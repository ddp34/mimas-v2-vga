==> flow/design.v <==
`timescale 1ns / 1ps
module gbc_display_capture(
  input wire i_gbcDCLK,
  input wire i_gbcSPS,
  input wire i_gbcSPL,
  input wire  [5:0] i_gbcPixelData,
  output wire [14:0] o_vramWriteAddr,
  output wire  [7:0] o_vramDataOut
  );
  localparam  H_PIXELS = 160;
  localparam  V_PIXELS = 144;
  reg[7:0] h_pos;
  reg[7:0] v_pos;
  assign o_vramWriteAddr = (H_PIXELS * v_pos) + h_pos;
  assign o_vramDataOut = {i_gbcPixelData[5],i_gbcPixelData[4],1'b1,i_gbcPixelData[3],i_gbcPixelData[2],1'b1,i_gbcPixelData[1],i_gbcPixelData[0]};
  always @(negedge i_gbcDCLK or negedge i_gbcSPS or posedge i_gbcSPL) begin
    if (~i_gbcSPS) begin
      h_pos <= 0;
      v_pos <= 0;
    end
    else if (i_gbcSPL) begin
      h_pos <= 0;
    end
    else begin
      if (h_pos == H_PIXELS) begin
        h_pos <= 0;
        if (v_pos == V_PIXELS) begin
          v_pos <= 0;
        end
        else
          v_pos <= v_pos + 1;
      end
      else
        h_pos <= h_pos + 1;
    end
  end
endmodule
-- Reports on gbc_display_capture
Tool output for the design above, in the order of the flow.
Lines are those of the file above, counted from 1.
Operators: Yosys type, input widths -> output width; for muxes data width and select width s.
Library cell names are shortened.
The mark - stands for no value.
- top: gbc_display_capture
- clock: i_gbcDCLK
- cell library: sky130hd
- library corner: tt_025C_1v80

-- Word level
Counts by Yosys on the flattened word-level netlist (proc, flatten, opt, wreduce; memories kept). Register bits leave out memories and registers merged into their read ports (data or address); mux counts leave out enables and synchronous resets folded into registers. Print and check cells are left out. Cells with the same type and inputs are merged into one.
- input port bits at 9
- word-level cells: 17
- register bits: 16
- output and inout bits at 23
- eq/ne operators at 2
- bitwise gates (word level) at 2
- muxes and demuxes: 6
- multiply operators at 1
- add/subtract/negate cells: 3
- noted reductions and logical operators: 1
- operators with widths (kind ; count):
    $mux 8 ; 6
    $mul 3x8->10 const A ; 1
    $add 8x1->8 const B ; 2
    $eq 8x8->1 const B ; 2
    $add 15x8->15 ; 1
    $not 8->8 ; 1
    $reduce_or 2->1 ; 1
    $not 1->1 ; 1

-- Logic depth
Longest topological path by Yosys (ltp), each cell counted once; first at word level (registers and memories cut), then after technology mapping (sequential cells cut; the memories' decode and read muxes count).
- word-level depth at 3
- ABC_AREA at 0
- noted depth in mapped cells: 8
- mapped depth without buffers at 8

-- Netlist
Source: synth_stat.txt of the flow (Yosys; design flattened, memories mapped). It holds for the ABC_AREA given above (unset counts as 0); a run with the other value may have another netlist.
Totals and module areas in this step are rounded.
- noted flip-flop cells: 16
- mapped area at 1589 µm²
- buffer cells at 17
- noted cells in the netlist: 173
- cell types (cell type ; count ; total area (µm²)):
    dfbbn_1 ; 8 ; 260.25
    ha_1 ; 19 ; 237.728
    dfrtn_1 ; 8 ; 200.192
    xnor2_1 ; 14 ; 122.618
    buf_4 ; 14 ; 105.101
    a21boi_0 ; 8 ; 60.058
    inv_1 ; 15 ; 56.304
    nor2_1 ; 14 ; 52.55
    xor2_1 ; 6 ; 52.55
    nand2_1 ; 13 ; 48.797
    fa_1 ; 2 ; 40.038
    o21ai_0 ; 8 ; 40.038
    nand4_1 ; 5 ; 31.28
    a21oi_1 ; 4 ; 20.019
    nand3_1 ; 4 ; 20.019
    a31oi_1 ; 3 ; 18.768
    nor4b_2 ; 1 ; 15.014
    o2111ai_2 ; 1 ; 15.014
Other cell types: 21; their cells: 26.

Record of 2 stored runs of the RTL-to-layout flow on gbc_display_capture, platform sky130hd. The runs are unordered. Constraints: input delay and output delay 20% of the set period each, output load 0.01 pF.
The measured numbers are rounded.

Job 1
Settings were period_ns = 8.67; CORE_UTILIZATION = 38; SETUP_SLACK_MARGIN = 2.23; PLACE_DENSITY = 0.81; CORE_ASPECT_RATIO = 0.62; CELL_PAD_IN_SITES_GLOBAL_PLACEMENT = 1; TNS_END_PERCENT = 30; ABC_AREA = 0; GPL_TIMING_DRIVEN = 1; CTS_CLUSTER_DIAMETER = 250; CAP_MARGIN = 30; CORE_MARGIN = 2; SLEW_MARGIN = 20
- Yosys chip area after synthesis: 1,589 µm²
- die footprint: 4,730 µm²
- standard-cell area after routing: 2,210 µm²
- noted the setup slack of the worst path: -0.096 ns
- noted the worst hold slack: 0.433 ns

Job 2
Settings were period_ns = 8.48; CORE_UTILIZATION = 55; SETUP_SLACK_MARGIN = 0.7; PLACE_DENSITY_LB_ADDON = 0.07; CORE_MARGIN = 3; CELL_PAD_IN_SITES_GLOBAL_PLACEMENT = 1; CELL_PAD_IN_SITES_DETAIL_PLACEMENT = 2; ABC_AREA = 1; GPL_ROUTABILITY_DRIVEN = 1; CTS_CLUSTER_SIZE = 31; CTS_CLUSTER_DIAMETER = 135; CAP_MARGIN = 0; SLEW_MARGIN = 20
- incomplete, placement halted on DPL-0033
