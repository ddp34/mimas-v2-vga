==> flow/design.v <==
`timescale 1ns / 1ps
module vga_controller1280x720(
    input wire i_clkPixel,
    output wire o_hSync,
    output wire o_vSync,
    output wire o_active,
    output wire [15:0] o_x,
    output wire [15:0] o_y
    );
    localparam  H_SYNC_FRONT_PORCH = 110;
    localparam  H_SYNC_WIDTH       = 40;
    localparam  H_SYNC_BACK_PORCH  = 220;
    localparam  H_ACTIVE_PIXELS    = 1280;
    localparam  V_ACTIVE_PIXELS    = 720;
    localparam  V_SYNC_FRONT_PORCH = 5;
    localparam  V_SYNC_WIDTH       = 5;
    localparam  V_SYNC_BACK_PORCH  = 20;
    localparam HS_STA = H_SYNC_FRONT_PORCH;               
    localparam HS_END = H_SYNC_FRONT_PORCH + H_SYNC_WIDTH;          
    localparam HA_STA = H_SYNC_FRONT_PORCH + H_SYNC_WIDTH + H_SYNC_BACK_PORCH;     
    localparam VS_STA = V_ACTIVE_PIXELS + V_SYNC_FRONT_PORCH;         
    localparam VS_END = V_ACTIVE_PIXELS + V_SYNC_FRONT_PORCH + V_SYNC_WIDTH;     
    localparam VA_END = V_ACTIVE_PIXELS;              
    localparam LINE   = H_SYNC_FRONT_PORCH + H_SYNC_WIDTH + H_SYNC_BACK_PORCH + H_ACTIVE_PIXELS;              
    localparam SCREEN = V_ACTIVE_PIXELS + V_SYNC_FRONT_PORCH + V_SYNC_WIDTH + V_SYNC_BACK_PORCH;              
    reg[15:0] h_pos;
    reg[15:0] v_pos;
    assign o_hSync = ((h_pos >= HS_STA) & (h_pos < HS_END));
    assign o_vSync = ((v_pos >= VS_STA) & (v_pos < VS_END));
    assign o_active = (h_pos >= HA_STA) & (v_pos < VA_END);
    assign o_x = (h_pos < HA_STA) ? 0 : (h_pos - HA_STA);
    assign o_y = (v_pos >= VA_END) ? (VA_END - 1) : (v_pos);
    always @(posedge i_clkPixel) begin
      if (h_pos == LINE - 1) begin
        h_pos <= 0;
        v_pos <= (v_pos == SCREEN - 1) ? 0 : v_pos + 1;
      end
      else begin
        h_pos <= h_pos + 1;
      end
    end
endmodule
# Reports on vga_controller1280x720
# Tool output for the design above, in the order of the flow.
# Lines are those of the file above, counted from 1.
# Library cell names are shortened.
# Not given: n/a
# inputs
top_module	vga_controller1280x720
clock	i_clkPixel
lib	sky130hd
pvt_corner	tt_025C_1v80

# Word level
# Yosys after proc, flatten, opt, wreduce and memory -nomap, before mapping. Enables and synchronous resets that opt folds into registers are not counted as muxes. Memory bits, and registers merged into a memory's read port (data or address), are not among the register bits. Print and check cells are not counted. Equal cells are merged and count once.
# classes
cmp	8
n_eq	2
addsub	3
muxes	2
logic	3
# op_table
operator	n
16-bit by 1-bit adder with 16-bit output (second input constant)	2
16-bit by 10-bit greater-or-equal comparator with 1-bit output (second input constant)	2
16-bit by 10-bit < comparator with 1-bit output (second input constant)	2
16-bit 2-to-1 mux	2
16-bit by 10-bit == test with 1-bit output (second input constant)	1
16-bit by 11-bit == test with 1-bit output (second input constant)	1
16-bit by 7-bit greater-or-equal comparator with 1-bit output (second input constant)	1
16-bit by 8-bit < comparator with 1-bit output (second input constant)	1
16-bit by 9-bit subtractor with 16-bit output (second input constant)	1
16-bit by 9-bit greater-or-equal comparator with 1-bit output (second input constant)	1
16-bit by 9-bit < comparator with 1-bit output (second input constant)	1
1-bit AND	3
# word_totals
output_inout_bits	35
input_bits	1
reg_bits	32

# Logic depth
# Depth = most cells in a row (Yosys ltp): at word level without a register or memory, in the mapped netlist without a sequential cell, where the memories' decode and read muxes count.
# logic_depth
word_depth	2
ABC_AREA	0
depth_mapped	6
depth_no_buf	6

# Netlist
# Yosys stat after the flow's synthesis: flattened, memories mapped to cells. It holds for the ABC_AREA given above (unset counts as 0); a run with the other value may have another netlist.
# The area totals of this step are shown rounded.
# synth_totals
cell_count	263
buf_cells	21
flip_flops	32
yosys_area_um2	2240
# types
type	n	type_area_um2
edfxtp_1	16	480.461
dfxtp_1	16	320.307
xnor2_1	26	227.718
nor2_1	35	131.376
ha_1	9	112.608
nand3_1	18	90.086
xor2_1	9	78.826
nor2_2	10	62.56
nand2_1	16	60.058
buf_4	7	52.55
inv_1	12	45.043
and3_1	7	43.792
clkbuf_1	10	37.536
nand4_1	6	37.536
nand2b_1	5	31.28
a21oi_1	6	30.029
nor3_1	5	25.024
nor4_1	4	25.024
# Other cell types: 28; their cells: 46.

# Timing after synthesis
# OpenSTA on the mapped netlist: ideal clock, no wires. The path of least setup slack (recovery checks aside). Input and output delay are each 20% of the period. Register names are those of the netlist, which keeps one name where synthesis merged equal registers.
# synth_timing
path_kind	reg2reg
start	reg h_pos[13]
end	reg v_pos[0]
required_time_ps	1881
t_first_pin_ps	0
path_stages	4
arrival_ps	1886
period_ps	2270
n_path_buf	0
setup_ps	389
path_slack_ps	-5
delay_ps	2275
synth_period_reached_ps	2275
# "delay_ps" = arrival - input delay + setup time.
# "path_stages": output pins that drive a net of the path, with the launching flip-flop's if there is one; two outputs of one cell count as two.
# "synth_period_reached_ps" is the clock period less the worst setup slack; recovery checks do not enter. This is arithmetic on one report: input and output delays are still those of the set period (20% each).
# Between the ends stands the longest chain of elaborated cells between them, by number of cells; it is not shown to be the way that was timed. Of several equally long chains one is given.
# A line is the first line of the expression or statement that the cell stems from. Yosys adds cells for indexed reads and writes and turns some case tables into memories.
# synth_via
path_cell_list	dfxtp_1 > nor4_2 > or4b_4 > nor3_4
elab_chain_cells	1
# synth_rtl
item	line	rtl
start: declaration	26	reg[15:0] h_pos;
start: assignment	35	h_pos <= 0;
start: assignment	39	h_pos <= h_pos + 1;
16-bit by 11-bit == test with 1-bit output	34	if (h_pos == LINE - 1) begin
end: assignment	36	v_pos <= (v_pos == SCREEN - 1) ? 0 : v_pos + 1;
end: declaration	27	reg[15:0] v_pos;

# Timing after layout
# From the final timing report of entry B: the path of least setup slack in the routed layout; clock arrival at registers is part of the times.
# The path's times are printed in steps of 10 ps; the period is the one set.
# layout_timing
path_kind	reg2out
start	reg h_pos[9]
end	out o_x[14]
t_first_pin_ps	280
n_path_buf	1
path_stages	6
required_time_ps	1940
period_ps	2430
path_slack_ps	-20
output_delay_ps	490
arrival_ps	1970
# Between the ends stands the longest chain of elaborated cells between them, by number of cells; it is not shown to be the way that was timed. Of several equally long chains one is given.
# layout_via
path_cell_list	dfxtp_2 > or3_4 > or4_4 > or3_1 > a21oi_1 > buf_2
elab_chain_cells	2
# layout_rtl
item	line	rtl
start: declaration	26	reg[15:0] h_pos;
start: assignment	35	h_pos <= 0;
start: assignment	39	h_pos <= h_pos + 1;
16-bit by 9-bit subtractor with 16-bit output	31	assign o_x = (h_pos < HA_STA) ? 0 : (h_pos - HA_STA);
16-bit 2-to-1 mux	31
end: declaration	7	output wire [15:0] o_x,

# Record of 2 stored runs of the RTL-to-layout flow on vga_controller1280x720, platform sky130hd. The runs are unordered. Constraints: input delay and output delay 20% of the set period each, output load 0.01 pF.
# By "period_less_ws_ps" is meant the clock period of the run minus its worst setup slack. This is arithmetic on one report: input and output delays are still those of the set period (20% each).
# "power.total_w" rests on the timing tool's default activity at the inputs, not on a simulated workload.
# Measured values are rounded.
# Among the settings, n/a means not set for that run.
# Among the results, n/a means that no value is shown for the run.
item,entry A,entry B
period_ns,1.36,2.43
CORE_UTILIZATION,69,56
PLACE_DENSITY_LB_ADDON,0.26,n/a
CELL_PAD_IN_SITES_DETAIL_PLACEMENT,2,n/a
GPL_TIMING_DRIVEN,0,n/a
CTS_CLUSTER_DIAMETER,239,n/a
SLEW_MARGIN,30,20
CAP_MARGIN,20,20
CORE_MARGIN,2,2
timing.hold.ws_ps,n/a,504
layout_utilization_frac,n/a,0.805
worstSetupSlack_ps,n/a,-22
power.total_w,n/a,0.00106
yosys.chip_area_um2,n/a,2240
design_die_area_um2,n/a,4530
period_less_ws_ps,n/a,2452
post_route_stdcell_area_um2,n/a,3010
# Entry A: no results, placement failed with FLW-0024
